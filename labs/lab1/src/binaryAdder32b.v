==> flow/design.v <==
module binaryAdder32b (
    Q,
    RCO,
    CLK,
    EN,
    MODO,
    A,
    B,
    Cin
);
output [31:0] Q;
output RCO;
input CLK, EN;
input [1:0] MODO;
input [31:0] A;
input [31:0] B;
input Cin;
wire bus_a;  
wire bus_b;  
wire bus_c;  
binaryAdder8b DUT_8b_a(
    .CLK    (CLK),
    .EN     (EN),
    .MODO   (MODO),
    .A      (A[7:0]),
    .B      (B[7:0]),
    .Q      (Q[7:0]),
    .RCO    (bus_a),
    .Cin    (Cin)
);
binaryAdder8b DUT_8b_b(
    .CLK    (CLK),
    .EN     (EN),
    .MODO   (MODO),
    .A      (A[15:8]),
    .B      (B[15:8]),
    .Q      (Q[15:8]),
    .RCO    (bus_b),
    .Cin    (bus_a)
); 
binaryAdder8b DUT_8b_c(
    .CLK    (CLK),
    .EN     (EN),
    .MODO   (MODO),
    .A      (A[23:16]),
    .B      (B[23:16]),
    .Q      (Q[23:16]),
    .RCO    (bus_c),
    .Cin    (bus_b)
); 
binaryAdder8b DUT_8b_d(
    .CLK    (CLK),
    .EN     (EN),
    .MODO   (MODO),
    .A      (A[31:24]),
    .B      (B[31:24]),
    .Q      (Q[31:24]),
    .RCO    (RCO),
    .Cin    (bus_c)
); 
endmodule
module binaryAdder4b (  
    Q,
    RCO,
    CLK,
    EN,
    MODO,
    A,
    B, 
    Cin  
);
output reg [3:0] Q;
output reg RCO;  
input CLK, EN;
input [1:0] MODO;
input [3:0] A;
input [3:0] B;
input Cin;
always @(posedge CLK) begin
    if (EN == 0) begin
        Q[3:0] = Q[3:0];
    end
    else if (EN) begin
        if (MODO == 2'b00) begin
            Q[3:0] <= Q[3:0];
            RCO <= 0;
        end
        else if (MODO == 2'b01) begin  
            {RCO, Q[3:0]} <= A[3:0] + B[3:0] + Cin;
        end
        else if (MODO == 2'b10) begin  
            {RCO, Q[3:0]} <= A[3:0] + (~B[3:0] + 1) + Cin;
        end
        else if (MODO == 2'b11) begin
            Q[3:0] <= 0;
            RCO <= 0;
        end
    end
end
endmodule
module binaryAdder8b (
    Q,
    RCO,
    CLK,
    EN,
    MODO,
    A,
    B,
    Cin
);
output [7:0] Q;
output RCO;
input CLK, EN;
input [1:0] MODO;
input [7:0] A;
input [7:0] B;
input Cin;
wire bus;
binaryAdder4b DUT_4b_a(
    .CLK    (CLK),
    .EN     (EN),
    .MODO   (MODO),
    .A      (A[3:0]),
    .B      (B[3:0]),
    .Q      (Q[3:0]),
    .RCO    (bus),
    .Cin    (Cin)
);
binaryAdder4b DUT_4b_b(
    .CLK    (CLK),
    .EN     (EN),
    .MODO   (MODO),
    .A      (A[7:4]),
    .B      (B[7:4]),
    .Q      (Q[7:4]),
    .RCO    (RCO),
    .Cin    (bus)
);
endmodule
# Reports on binaryAdder32b
# What the tools print for binaryAdder32b, step after step.
# Line numbers count from 1 in the design file above.
# Operators carry their Yosys type and port widths (W data, S select, Z words).
# Library cell names are shortened.
# Not given: --
[design]
top_module = "binaryAdder32b"
clock_port = "CLK"
library = "sky130hd"
pvt_corner = "tt_025C_1v80"

# Elaborated design
# Counts by Yosys on the flattened word-level netlist (proc, flatten, opt, wreduce; memories kept). Register bits leave out memories and registers merged into their read ports (data or address). Print and check cells are left out. Cells with the same type and inputs are merged into one.
[op_classes]
n_addsub = 40
n_eq = 3
n_mux = 41
logic = 9
reduce_logical = 3
[ops]
columns = ["cell", "count"]
rows = [
  ["$add A5 B1 Y5", 16],
  ["$mux W4", 17],
  ["$add A4 B4 Y5", 8],
  ["$add A4 B5 Y5", 8],
  ["$not A4 Y5", 8],
  ["$add A5 B1 Y5 const B", 8],
  ["$mux W1", 24],
  ["$eq A2 B2 Y1 const B", 2],
  ["$reduce_and A3 Y1", 1],
  ["$reduce_bool A3 Y1", 1],
  ["$eq A2 B1 Y1 const B", 1],
  ["$logic_not A2 Y1", 1],
  ["$not A1 Y1", 1],
]
[bits]
register_bits = 40
inputBits = 69
out_inout_bits = 33
wordCells = 112

# Longest topological paths
# Yosys ltp: most cells in a row. Word level: on the elaborated netlist, between registers, memories and ports. Mapped: between sequential cells and ports; inverters and the memories' decode and read muxes count.
[depth]
ltp_word = 6
abc_area = 1
depth_mapped = 13
mapped_depth_nobuf = 13

# After synthesis
# Yosys stat after the flow's synthesis: flattened, memories mapped to cells. It holds for the ABC_AREA given above (unset counts as 0); a run with the other value may have another netlist.
[synth_totals]
cell_count = 514
yosys_area_um2 = 4501.8
seq_area_um2 = 1201.2
ff_cells = 40
n_buf = 5
[by_type]
columns = ["cell", "count", "type_area_um2"]
rows = [
  ["edfxtp_1", 40, 1.2E+03],
  ["ha_1", 88, 1.1E+03],
  ["fa_1", 24, 480.461],
  ["inv_1", 108, 405.389],
  ["nand2_1", 90, 337.824],
  ["nand3_1", 52, 260.25],
  ["a21oi_1", 28, 140.134],
  ["xor2_1", 14, 122.618],
  ["nand3b_1", 12, 90.086],
  ["o21ai_0", 12, 60.058],
  ["nor2_1", 14, 52.55],
  ["o22ai_1", 8, 50.048],
  ["nand3_2", 4, 40.038],
  ["buf_6", 3, 33.782],
  ["or2_2", 4, 25.024],
  ["nor2_4", 2, 22.522],
  ["buf_12", 1, 20.019],
  ["o21ai_1", 4, 20.019],
]
# Not listed: further types 5, cells in them 6.

# Worst setup path after synthesis
# OpenSTA on the mapped netlist: ideal clock, no wires. The path of least setup slack (recovery checks aside). Input and output delay are each 20% of the period. Register names are those of the netlist, which keeps one name where synthesis merged equal registers.
[synth_timing]
kind = "input-to-reg"
from = "input Cin"
to = "register DUT_8b_a.DUT_4b_a.RCO"
period_ps = 2600
input_delay_ps = 520
setup_time_ps = 258
launch_ps = 520
arrival_time_ps = 1751
required_ps = 2342
slack_ps = 591
path_delay_ps = 1489
driving_pins = 12
path_buffers = 0
synth_period_reached_ps = 2009
# "path_delay_ps" is the arrival time less input delay plus setup time.
# "driving_pins" counts driving pins, that of a launching flip-flop among them; a cell with two outputs on the path counts twice.
# "synth_period_reached_ps" is the clock period less the worst setup slack; recovery checks do not enter. This is arithmetic on one report: input and output delays are still those of the set period (20% each).
# Between the ends stands the longest chain of elaborated cells between them, by number of cells; it is not shown to be the way that was timed. Of several equally long chains one is given.
# Each line given opens the expression or statement behind the cell; cells for indexed reads and writes are added by Yosys, which also makes memories of some case tables.
[synth_between]
cell_sequence = "inv_1 > ha_1 > inv_1 > ha_1 > inv_1 > fa_1 > inv_1 > nand3_1 > nand2_1 > nand2_1 > nand3_2 > nand2_1"
elab_chain_cells = 3
cone_cells = 4
cone_lines = 4
cone_classes = "2 x add/sub; 2 x mux"
[synth_lines]
columns = ["element", "line", "source"]
rows = [
  ["from (decl)", 17, "input Cin;"],
  ["$add A5 B1 Y5", 92, "{RCO, Q[3:0]} <= A[3:0] + (~B[3:0] + 1) + Cin;"],
  ["$mux W1", 91, "else if (MODO == 2'b10) begin"],
  ["$mux W1", 88, "else if (MODO == 2'b01) begin"],
  ["to (assign)", 86, "RCO <= 0;"],
  ["to (assign)", 96, "RCO <= 0;"],
  ["to (decl)", 73, "output reg RCO;"],
]

# Path in the finished layout
# From the final timing report of run A: the path of least setup slack in the routed layout; clock arrival at registers is part of the times.
# The report prints the path's times to 10 ps; the period is as set.
[layout_timing]
kind = "input-to-reg"
from = "input B[8]"
to = "register DUT_8b_b.DUT_4b_a.RCO"
period_ps = 2820
input_delay_ps = 560
setup_time_ps = 260
launch_ps = 560
arrival_time_ps = 2460
required_ps = 2850
slack_ps = 390
driving_pins = 12
path_buffers = 1
# Between the ends stands the longest chain of elaborated cells between them, by number of cells; it is not shown to be the way that was timed. Of several equally long chains one is given.
[layout_between]
cell_sequence = "clkdlybuf4s50_1 > ha_1 > inv_1 > ha_1 > inv_1 > fa_1 > inv_1 > nand2_1 > nand2_1 > nand3b_1 > nand3_1 > nand2_1"
elab_chain_cells = 6
cone_cells = 8
cone_lines = 4
cone_classes = "5 x add/sub; 2 x mux; 1 x logic"
[layout_lines]
columns = ["element", "line", "source"]
rows = [
  ["from (decl)", 16, "input [31:0] B;"],
  ["$not A4 Y5", 92, "{RCO, Q[3:0]} <= A[3:0] + (~B[3:0] + 1) + Cin;"],
  ["$add A5 B1 Y5", 92, ""],
  ["$add A4 B5 Y5", 92, ""],
  ["$add A5 B1 Y5", 92, ""],
  ["$mux W1", 91, "else if (MODO == 2'b10) begin"],
  ["$mux W1", 88, "else if (MODO == 2'b01) begin"],
  ["to (assign)", 86, "RCO <= 0;"],
  ["to (assign)", 96, "RCO <= 0;"],
  ["to (decl)", 73, "output reg RCO;"],
]

# Below are 2 stored runs of the flow (Yosys, OpenROAD; platform sky130hd) on binaryAdder32b, each with its settings and what was measured, unordered. Constraints: input delay and output delay 20% of the set period each, output load 0.01 pF.
# "timing.worst_path_ps" = time allowed to the worst setup path (clock period - input delay - output delay, where it has them) - its slack; a late launch clock adds to it, a late capture clock takes from it.
# By "power.total_w" is meant OpenSTA's value without simulated activity: inputs other than the clock are taken to toggle once in ten clock periods, and the tool carries that through the logic.
# "timing.worst_path_ps" is given in steps of 10 ps.

[[run]]
name = "run A"
[run.settings]
period_ns = 2.82
CORE_UTILIZATION = 39
SETUP_SLACK_MARGIN = 0.09
CORE_ASPECT_RATIO = 1.58
TNS_END_PERCENT = 20
ABC_AREA = 1
GPL_TIMING_DRIVEN = 0
SLEW_MARGIN = 10
MAX_ROUTING_LAYER = "met4"
CAP_MARGIN = 20
CORE_MARGIN = 2
[run.results]
ws_setup_ps = 393
synthesis_area_um2 = 4501.8
design_die_area_um2 = 12441.1
timing.worst_path_ps = 1860
worst_path_kind = "input-to-reg"
layout_utilization_pct = 51.7
power.total_w = 0.002201
fin_tns_ps = 0
final_cell_area_um2 = 5865.6

[[run]]
name = "run B"
[run.settings]
period_ns = 2.52
SETUP_SLACK_MARGIN = 0.59
CAP_MARGIN = 20
CORE_MARGIN = 2
CORE_UTILIZATION = 40
SLEW_MARGIN = 20
[run.results]
timing.worst_path_ps = 1540
worst_path_kind = "input-to-reg"
layout_utilization_pct = 66.4
synthesis_area_um2 = 4260.3
fin_tns_ps = 0
final_cell_area_um2 = 6854.1
power.total_w = 0.002688
design_die_area_um2 = 11491.8
ws_setup_ps = 472
